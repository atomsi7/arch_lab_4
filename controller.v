==> flow/design.v <==
`timescale 1ns / 1ps
module controller ( 
	input wire clk,   
	input wire rst,   
	input wire debug_en,   
	input wire debug_step,   
	input wire [31:0] inst,   
	output reg [2:0] pc_src,   
	output reg imm_ext,   
	output reg [1:0] exe_a_src,   
	output reg [1:0] exe_b_src,   
	output reg [3:0] exe_alu_oper,   
	output reg mem_ren,   
	output reg mem_wen,   
	output reg [1:0] wb_addr_src,   
	output reg wb_data_src,   
	output reg wb_wen,   
	output reg unrecognized,   
	output reg cpu_rst,   
	output reg cpu_en,   
	output reg if_rst,
	output reg if_en,
	output reg id_rst,
	output reg id_en,
	output reg exe_rst,
	output reg exe_en,
	output reg mem_rst,
	output reg mem_en,
	output reg wb_rst,
	output reg wb_en,
	input wire [4:0] ID_EX_regw_addr,
	input wire [4:0] EX_MEM_regw_addr,
	input wire ID_EX_wb_wen,
	input wire EX_MEM_wb_wen,
	output reg[1:0] fwd_rs,
	output reg[1:0] fwd_rt,
	output reg fwd_mem_ctrl,
	output reg is_load,
	input wire is_load_exe,
	input wire is_load_mem
	);
localparam
	PC_NEXT    = 0,
	PC_JUMP    = 1,
	PC_JR      = 2,
	PC_BEQ     = 4,
	PC_BNE     = 5;
localparam
	EXE_A_RS     = 0,
	EXE_A_SA     = 1,
	EXE_A_LINK   = 2,
	EXE_A_BRANCH = 3;
localparam
	EXE_B_RT     = 0,
	EXE_B_IMM    = 1,
	EXE_B_LINK   = 2,
	EXE_B_BRANCH = 3;
localparam
	EXE_ALU_ADD    = 0,
	EXE_ALU_SUB    = 1,
	EXE_ALU_SLT    = 2,
	EXE_ALU_LUI    = 3,
	EXE_ALU_AND    = 4,
	EXE_ALU_OR     = 5,
	EXE_ALU_XOR    = 6,
	EXE_ALU_NOR    = 7,
	EXE_ALU_SLL     = 8,
	EXE_ALU_SRL     = 9;
localparam
	WB_ADDR_RD    = 0,
	WB_ADDR_RT    = 1,
	WB_ADDR_LINK  = 2;
localparam
	WB_DATA_ALU   = 0,
	WB_DATA_MEM   = 1;
localparam
	PC_RESET  = 32'h0000_0000;
localparam   
	INST_R          = 6'b000000,   
	R_FUNC_SLL      = 6'b000000,
	R_FUNC_SRL      = 6'b000010,   
	R_FUNC_JR       = 6'b001000,
	R_FUNC_ADD      = 6'b100000,
	R_FUNC_SUB      = 6'b100010,
	R_FUNC_AND      = 6'b100100,
	R_FUNC_OR       = 6'b100101,
	R_FUNC_SLT      = 6'b101010,
	INST_J          = 6'b000010,
	INST_JAL        = 6'b000011,
	INST_BEQ        = 6'b000100,
	INST_BNE        = 6'b000101,
	INST_ADDI       = 6'b001000,
	INST_SLTI       = 6'b001010,
	INST_ANDI       = 6'b001100,
	INST_ORI        = 6'b001101,
	INST_LUI        = 6'b001111,
	INST_LW         = 6'b100011,
	INST_SW         = 6'b101011;
localparam
	GPR_ZERO = 0,
	GPR_AT = 1,
	GPR_V0 = 2,
	GPR_V1 = 3,
	GPR_A0 = 4,
	GPR_A1 = 5,
	GPR_A2 = 6,
	GPR_A3 = 7,
	GPR_T0 = 8,
	GPR_T1 = 9,
	GPR_T2 = 10,
	GPR_T3 = 11,
	GPR_T4 = 12,
	GPR_T5 = 13,
	GPR_T6 = 14,
	GPR_T7 = 15,
	GPR_S0 = 16,
	GPR_S1 = 17,
	GPR_S2 = 18,
	GPR_S3 = 19,
	GPR_S4 = 20,
	GPR_S5 = 21,
	GPR_S6 = 22,
	GPR_S7 = 23,
	GPR_T8 = 24,
	GPR_T9 = 25,
	GPR_K0 = 26,
	GPR_K1 = 27,
	GPR_GP = 28,
	GPR_SP = 29,
	GPR_FP = 30,
	GPR_RA = 31;
	reg rs_used, rt_used, is_store;
	always @(*) begin
		pc_src = PC_NEXT;    
		imm_ext = 0;
		exe_a_src = EXE_A_RS;
		exe_b_src = EXE_B_RT;
		exe_alu_oper = EXE_ALU_ADD;
		mem_ren = 0;
		mem_wen = 0;
		wb_addr_src = WB_ADDR_RD;
		wb_data_src = WB_DATA_ALU;
		wb_wen = 0;
		unrecognized = 0;
		rs_used=0;
		rt_used=0;
		is_load = 0;
		is_store = 0;
		case (inst[31:26])	 
			INST_R: begin
				case (inst[5:0])	 
					R_FUNC_JR: begin
						pc_src = PC_JR;
						rs_used = 1;
					end
					R_FUNC_ADD: begin
						exe_alu_oper = EXE_ALU_ADD;
						wb_addr_src = WB_ADDR_RD;
						wb_data_src = WB_DATA_ALU;
						wb_wen = 1;
						rs_used = 1;
						rt_used = 1;
					end
					R_FUNC_SUB: begin
						exe_alu_oper = EXE_ALU_SUB;
						wb_addr_src = WB_ADDR_RD;
						wb_data_src = WB_DATA_ALU;
						wb_wen = 1;
						rs_used = 1;
						rt_used = 1;
					end
					R_FUNC_AND: begin
						exe_alu_oper = EXE_ALU_AND;
						wb_addr_src = WB_ADDR_RD;
						wb_data_src = WB_DATA_ALU;
						wb_wen = 1;
						rs_used = 1;
						rt_used = 1;
					end
					R_FUNC_OR: begin
						exe_alu_oper = EXE_ALU_OR;
						wb_addr_src = WB_ADDR_RD;
						wb_data_src = WB_DATA_ALU;
						wb_wen = 1;
						rs_used = 1;
						rt_used = 1;
					end
					R_FUNC_SLT: begin
						exe_alu_oper = EXE_ALU_SLT;
						wb_addr_src = WB_ADDR_RD;
						wb_data_src = WB_DATA_ALU;
						wb_wen = 1;
						rs_used = 1;
						rt_used = 1;
					end
					R_FUNC_SLL:begin
						exe_alu_oper = EXE_ALU_SLL;
						exe_a_src = EXE_A_SA;
						wb_addr_src = WB_ADDR_RD;
						wb_data_src = WB_DATA_ALU;
						wb_wen = 1;
						rs_used = 1;
						rt_used = 1;
					end
					R_FUNC_SRL:begin
						exe_alu_oper = EXE_ALU_SRL;
						exe_a_src = EXE_A_SA;
						wb_addr_src = WB_ADDR_RD;
						wb_data_src = WB_DATA_ALU;
						wb_wen = 1;
						rs_used = 1;
						rt_used = 1;
					end
					default: begin
						unrecognized = 1;
					end
				endcase
			end
			INST_J: begin
				pc_src = PC_JUMP;
			end
			INST_JAL: begin
				pc_src = PC_JUMP;
			 	exe_a_src = EXE_A_LINK;
			 	exe_b_src = EXE_B_LINK;
			 	exe_alu_oper = EXE_ALU_ADD;
			 	wb_addr_src = WB_ADDR_LINK;
			 	wb_data_src = WB_DATA_ALU;
			 	wb_wen = 1;
			end
			INST_BEQ: begin
				pc_src = PC_BEQ;
				exe_a_src = EXE_A_BRANCH;
				exe_b_src = EXE_B_BRANCH;
				exe_alu_oper = EXE_ALU_ADD;
				imm_ext = 1;
				rs_used = 1;
				rt_used = 1;
			end
			INST_BNE: begin
				pc_src = PC_BNE;
				exe_a_src = EXE_A_BRANCH;
				exe_b_src = EXE_B_BRANCH;
				exe_alu_oper = EXE_ALU_ADD;
				imm_ext = 1;
				rs_used = 1;
				rt_used = 1;
			end
			INST_ADDI: begin
				imm_ext = 1;
				exe_b_src = EXE_B_IMM;
				exe_alu_oper = EXE_ALU_ADD;
				wb_addr_src = WB_ADDR_RT;
				wb_data_src = WB_DATA_ALU;
				wb_wen = 1;
				rs_used = 1;
			end
			INST_ANDI: begin
				imm_ext = 1;
				exe_b_src = EXE_B_IMM;
				exe_alu_oper = EXE_ALU_AND;
				wb_addr_src = WB_ADDR_RT;
				wb_data_src = WB_DATA_ALU;
				wb_wen = 1;
				rs_used = 1;
			end
			INST_ORI: begin
				imm_ext = 0;
				exe_b_src = EXE_B_IMM;
				exe_alu_oper = EXE_ALU_OR;
				wb_addr_src = WB_ADDR_RT;
				wb_data_src = WB_DATA_ALU;
				wb_wen = 1;
				rs_used = 1;
			end
			INST_LW: begin
				imm_ext = 1;
				exe_b_src = EXE_B_IMM;
				exe_alu_oper = EXE_ALU_ADD;
				mem_ren = 1;
				wb_addr_src = WB_ADDR_RT;
				wb_data_src = WB_DATA_MEM;
				wb_wen = 1;
				rs_used = 1;
				is_load = 1;
			end
			INST_SW: begin
				imm_ext = 1;
				exe_b_src = EXE_B_IMM;
				exe_alu_oper = EXE_ALU_ADD;
				mem_wen = 1;
				rs_used = 1;
				rt_used = 1;
				is_store = 1;
			end
			INST_SLTI:begin
				imm_ext = 1;
				exe_b_src = EXE_B_IMM;
				exe_alu_oper = EXE_ALU_SLT;
				wb_addr_src = WB_ADDR_RT;
				wb_data_src = WB_DATA_ALU;
				wb_wen = 1;
				rs_used = 1;
			end
			INST_LUI:begin
				exe_b_src = EXE_B_IMM;
				exe_alu_oper = EXE_ALU_LUI;
				wb_addr_src = WB_ADDR_RT;
				wb_data_src = WB_DATA_ALU;
				wb_wen = 1;
			end
			default: begin
				unrecognized = 1;
			end
		endcase
	end
	reg debug_step_prev;
	always @(posedge clk) begin
		debug_step_prev <= debug_step;
	end
	always @(*) begin
		cpu_rst = 0;
		cpu_en = 1;
		if (rst) begin
			cpu_rst = 1;
		end
		else if ((debug_en) && ~(~debug_step_prev && debug_step)) begin
			cpu_en = 0;
		end
	end
	reg reg_stall;
	reg branch_stall;
	wire [4:0] addr_rs, addr_rt;
	assign
		addr_rs = inst[25:21],
		addr_rt = inst[20:16];
	always @(*) begin
		reg_stall = 0;
		fwd_rs = 0;
		fwd_rt = 0;
		fwd_mem_ctrl = 0;
		if (rs_used && addr_rs != 0) begin
			if (ID_EX_regw_addr == addr_rs && ID_EX_wb_wen) begin
				if(is_load_exe)
					reg_stall = 1;
				else
					fwd_rs = 1;
			end
			else if (EX_MEM_regw_addr == addr_rs && EX_MEM_wb_wen) begin
				if(is_load_mem)
					fwd_rs = 3;
				else
					fwd_rs = 2;
			end
		end
		if (rt_used && addr_rt != 0) begin
			if (ID_EX_regw_addr == addr_rt && ID_EX_wb_wen) begin
				if(is_load_exe) begin
					if(is_store)
						fwd_mem_ctrl = 1; 	 
					else
						reg_stall = 1;
				end
				else
					fwd_rt = 1;
			end
			else if(EX_MEM_regw_addr == addr_rt && EX_MEM_wb_wen) begin
				if(is_load_mem)
					fwd_rt = 3;
				else
					fwd_rt = 2;
			end
		end
	end
	always @(*) begin
		branch_stall = 0;
		if(pc_src != PC_NEXT)
			branch_stall = 1;
	end
	always @(*) begin
		if_rst = 0;
		if_en = 1;
		id_rst = 0;
		id_en = 1;
		exe_rst = 0;
		exe_en = 1;
		mem_rst = 0;
		mem_en = 1;
		wb_rst = 0;
		wb_en = 1;
		if (rst) begin
			if_rst = 1;
			id_rst = 1;
			exe_rst = 1;
			mem_rst = 1;
			wb_rst = 1;
		end
		else if ((debug_en) && ~(~debug_step_prev && debug_step)) begin
			if_en = 0;
			id_en = 0;
			exe_en = 0;
			mem_en = 0;
			wb_en = 0;
		end
		else if (reg_stall) begin
			if_en = 0;
			id_en = 0;
			exe_rst = 1;
		end
		else if (branch_stall) begin
			id_rst = 1;
		end
	end
endmodule
* Step by step through the tools: controller
The steps from the RTL of controller to its reports follow in flow order.
Line numbers count from 1 in the design file above.
Library cell names are shortened.
The mark n/a stands for no value.
- Top module :: controller
- Clock :: clk
- Standard-cell library :: sky130hd
- Timing corner :: tt_025C_1v80

* Word level
Counts by Yosys on the flattened word-level netlist (proc, flatten, opt, wreduce; memories kept). Register bits leave out memories and registers merged into their read ports (data or address); mux counts leave out enables and synchronous resets folded into registers. Print and check cells are left out. Cells with the same type and inputs are merged into one.
- $add $sub $neg :: 0
- Multiply operators :: 0
- Div/mod/pow operators :: 0
- Magnitude comparators :: 0
- Eq/ne operators :: 22
- Shift operators :: 0
- Muxes and demuxes :: 51
- Bitwise gates (word level) :: 2
- Reductions and logical operators :: 25
** Operators by type and width (number)
- 6-bit == test with constant B :: 7
- 6-bit by 4-bit == test with 1-bit output with constant B :: 6
- 1-bit two-way mux :: 34
- 7-bit OR reduction :: 4
- 4-bit parallel mux with 6-bit select :: 1
- 5-bit == test :: 4
- 4-bit parallel mux with 5-bit select :: 1
- 6-bit by 2-bit == test with 1-bit output with constant B :: 3
- 8-bit OR reduction :: 2
- 2-bit two-way mux :: 7
- 6-bit by 3-bit == test with 1-bit output with constant B :: 2
- 6-bit logical NOT :: 2
- 3-bit parallel mux with 4-bit select :: 1
- 2-bit parallel mux with 3-bit select :: 2
- 11-bit OR reduction :: 1
- 5-bit nonzero test :: 2
- 1-bit logical AND :: 8
- 1-bit parallel mux with 2-bit select :: 4
- 2-bit OR reduction :: 3
- 6-bit OR reduction :: 1
- 2-bit parallel mux with 2-bit select :: 1
- 3-bit nonzero test :: 1
- 3-bit OR reduction :: 1
- 1-bit NOT :: 2
- Register bits :: 1
- Latch bits :: 0
- Memory bits (writable) :: 0
- Bits in read-only memories :: 0
- Clocked read ports x word width :: 0
- Memory cells :: 0
- Input bits :: 50
- Output and inout port bits :: 37
- Word-level cells :: 101

* Longest topological paths
Longest topological path by Yosys (ltp), each cell counted once; first at word level (registers and memories cut), then after technology mapping (sequential cells cut; the memories' decode and read muxes count).
- Depth in word-level cells :: 13
- ABC_AREA :: 0
- Gate-level depth with buffers :: 8
- Gate-level depth less buffers :: 6

* Mapped cells and area
The flow's flattened synthesis, as Yosys stat reports it; memories are mapped. The netlist is that of the ABC_AREA named above (0 if unset); the other value can give another one.
Totals and module areas in this step are rounded.
** Cell types
- xnor2_1 :: number 12, total area 105.101 um2
- xor2_1 :: number 10, total area 87.584 um2
- buf_4 :: number 10, total area 75.072 um2
- nor2_1 :: number 18, total area 67.565 um2
- nand2_1 :: number 13, total area 48.797 um2
- nor4_4 :: number 2, total area 42.541 um2
- or2_2 :: number 5, total area 31.28 um2
- a21oi_1 :: number 6, total area 30.029 um2
- or4_1 :: number 4, total area 30.029 um2
- nor4_1 :: number 4, total area 25.024 um2
- dfxtp_1 :: number 1, total area 20.019 um2
- o21ai_0 :: number 4, total area 20.019 um2
- inv_1 :: number 5, total area 18.768 um2
- nand2b_1 :: number 3, total area 18.768 um2
- or3_1 :: number 3, total area 18.768 um2
- o32ai_1 :: number 2, total area 17.517 um2
- a2111oi_2 :: number 1, total area 15.014 um2
- a21boi_0 :: number 2, total area 15.014 um2
Not listed: further types 26, cells in them 35.
- Standard cells after synthesis :: 140
- Mapped area :: 940 um2
- Sequential part of the area :: 20 um2
- Flip-flops :: 1
- Buffers :: 15

* Path before layout
OpenSTA on the mapped netlist: ideal clock, no wires. The path of least setup slack (recovery checks aside). Input and output delay are each 20% of the period. Register names are those of the netlist, which keeps one name where synthesis merged equal registers.
- Kind :: input to output
- Start point :: input port inst[31]
- End point :: output port if_en
- Period :: 3.95 ns
- External input delay :: 0.790 ns
- External output delay :: 0.790 ns
- Launch time at the first pin :: 0.790 ns
- Arrival time :: 2.619 ns
- Data required time :: 3.160 ns
- Slack :: 0.541 ns
- Delay of the path :: 1.829 ns
- Driving pins on the path :: 8
- Buffers on the path :: 2
- Synthesis period reached :: 3.409 ns
"delay of the path" = arrival - input delay + setup time.
A path that ends at an output port has no setup time.
"driving pins on the path": output pins that drive a net of the path, with the launching flip-flop's if there is one; two outputs of one cell count as two.
"synthesis period reached" = period - worst setup slack (recovery checks aside). The figure is calculated, with input and output delays left at 20% of the set period.
Between the ends stands the longest chain of elaborated cells between them, by number of cells; it is not shown to be the way that was timed. Of several equally long chains one is given.
Each line given opens the expression or statement behind the cell; cells for indexed reads and writes are added by Yosys, which also makes memories of some case tables.
- Cells stage by stage :: buf_2 > or4_4 > nor4_4 > a32oi_1 > o32ai_1 > a21oi_1 > or2_1 > buf_4
- Cells in the longest elaborated chain :: 12
- Elaborated cells on any way between the ends :: 24
- Source lines of those cells :: 9
- Classes of those cells :: eq/ne (8); mux (11); reduce/logical (5)
** Ends and longest elaborated chain, post-synthesis
- start: declaration :: line 7 : input wire [31:0] inst,
- 6-bit == test :: line 149 : case (inst[31:26])
- 8-bit OR reduction
- 1-bit parallel mux with 2-bit select :: line 149
- 1-bit logical AND :: line 342 : if (rs_used && addr_rs != 0) begin
- 1-bit two-way mux :: line 342
- 1-bit two-way mux :: line 359 : if(is_store)
- 1-bit two-way mux :: line 358 : if(is_load_exe) begin
- 1-bit two-way mux :: line 357 : if (ID_EX_regw_addr == addr_rt && ID_EX_wb_wen) begin
- 1-bit two-way mux :: line 356 : if (rt_used && addr_rt != 0) begin
- 1-bit two-way mux :: line 405 : else if (reg_stall) begin
- 1-bit two-way mux :: line 398 : else if ((debug_en) && ~(~debug_step_prev && debug_step)) begin
- 1-bit two-way mux :: line 391 : if (rst) begin
- end: declaration :: line 22 : output reg if_en,
Some nets on the timed path still bear RTL names; the line given drives or declares the net.
** Nets with RTL names, path post-synthesis (line)
- id_en :: 391

* Path in the finished layout
From the final timing report of entry A: the path of least setup slack in the routed layout; clock arrival at registers is part of the times.
- Kind :: input to output
- Start point :: input port inst[18]
- End point :: output port fwd_rt[0]
- Period :: 3.43 ns
- External input delay :: 0.69 ns
- External output delay :: 0.69 ns
- Launch time at the first pin :: 0.69 ns
- Arrival time :: 2.65 ns
- Data required time :: 2.74 ns
- Slack :: 0.09 ns
- Driving pins on the path :: 8
- Buffers on the path :: 4
Between the ends stands the longest chain of elaborated cells between them, by number of cells; it is not shown to be the way that was timed. Of several equally long chains one is given.
- Cells stage by stage :: clkdlybuf4s50_1 > or4_4 > buf_4 > o211ai_1 > a2111oi_4 > buf_4 > a22o_1 > buf_6
- Cells in the longest elaborated chain :: 5
- Elaborated cells on any way between the ends :: 9
- Source lines of those cells :: 3
- Classes of those cells :: eq/ne (2); mux (3); reduce/logical (4)
** Ends and longest elaborated chain, post-layout
- start: declaration :: line 7 : input wire [31:0] inst,
- 5-bit == test :: line 367 : else if(EX_MEM_regw_addr == addr_rt && EX_MEM_wb_wen) begin
- 1-bit logical AND :: line 367
- 2-bit two-way mux :: line 367
- 2-bit two-way mux :: line 357 : if (ID_EX_regw_addr == addr_rt && ID_EX_wb_wen) begin
- 2-bit two-way mux :: line 356 : if (rt_used && addr_rt != 0) begin
- end: declaration :: line 36 : output reg[1:0] fwd_rt,

Data sheet: physical implementation of controller

controller through Yosys and OpenROAD on sky130hd: 2 stored runs, unordered, with their settings and measured results. The constraints put input and output delay at 20% of the set period each and load the outputs with 0.01 pF.
"clock period reached": clock period set for the run, less the worst setup slack. It is reckoned from that one timing run; input and output delays stay at 20% of the period that was set.
"time used up by the worst setup path" is the time allowed to the run's worst setup path (the clock period less input and output delay, where it has them) less its slack. Clock arrival times count: a late capture clock shortens it, a late launch clock lengthens it.
By "power" is meant OpenSTA's value without simulated activity: inputs other than the clock are taken to toggle once in ten clock periods, and the tool carries that through the logic.
Values from the reports are rounded here.

** Entry A
- Settings :: period_ns=3.43; CORE_UTILIZATION=16; PLACE_DENSITY=0.42; CORE_ASPECT_RATIO=1.21; TNS_END_PERCENT=70; CTS_CLUSTER_SIZE=26; CTS_CLUSTER_DIAMETER=329; SLEW_MARGIN=10; MAX_ROUTING_LAYER=met4; CAP_MARGIN=20; CORE_MARGIN=2
- Die size :: 6500 um2
- Power :: 0.21 mW
- Area of the standard cells in the finished layout :: 2100 um2
- Time used up by the worst setup path :: 1.97 ns
- Critical path type :: input to output
- Setup slack of the critical path :: 0.090 ns
- Utilization after routing :: 0.37
- Chip area after synthesis (Yosys) :: 940 um2
- Clock period reached :: 3.340 ns

** Entry B
- Settings :: period_ns=5.94; CORE_UTILIZATION=32; SETUP_SLACK_MARGIN=0.33; PLACE_DENSITY_LB_ADDON=0.14; CORE_ASPECT_RATIO=0.93; CELL_PAD_IN_SITES_DETAIL_PLACEMENT=1; TNS_END_PERCENT=10; GPL_TIMING_DRIVEN=1; GPL_ROUTABILITY_DRIVEN=1; CTS_CLUSTER_DIAMETER=327; CAP_MARGIN=10; SLEW_MARGIN=0; MIN_ROUTING_LAYER=met2; CORE_MARGIN=2
- Die size :: 3400 um2
- Power :: 0.11 mW
- Area of the standard cells in the finished layout :: 1700 um2
- Time used up by the worst setup path :: 2.93 ns
- Critical path type :: input to output
- Setup slack of the critical path :: 0.63 ns
- Utilization after routing :: 0.61
- Chip area after synthesis (Yosys) :: 940 um2
- Clock period reached :: 5.307 ns
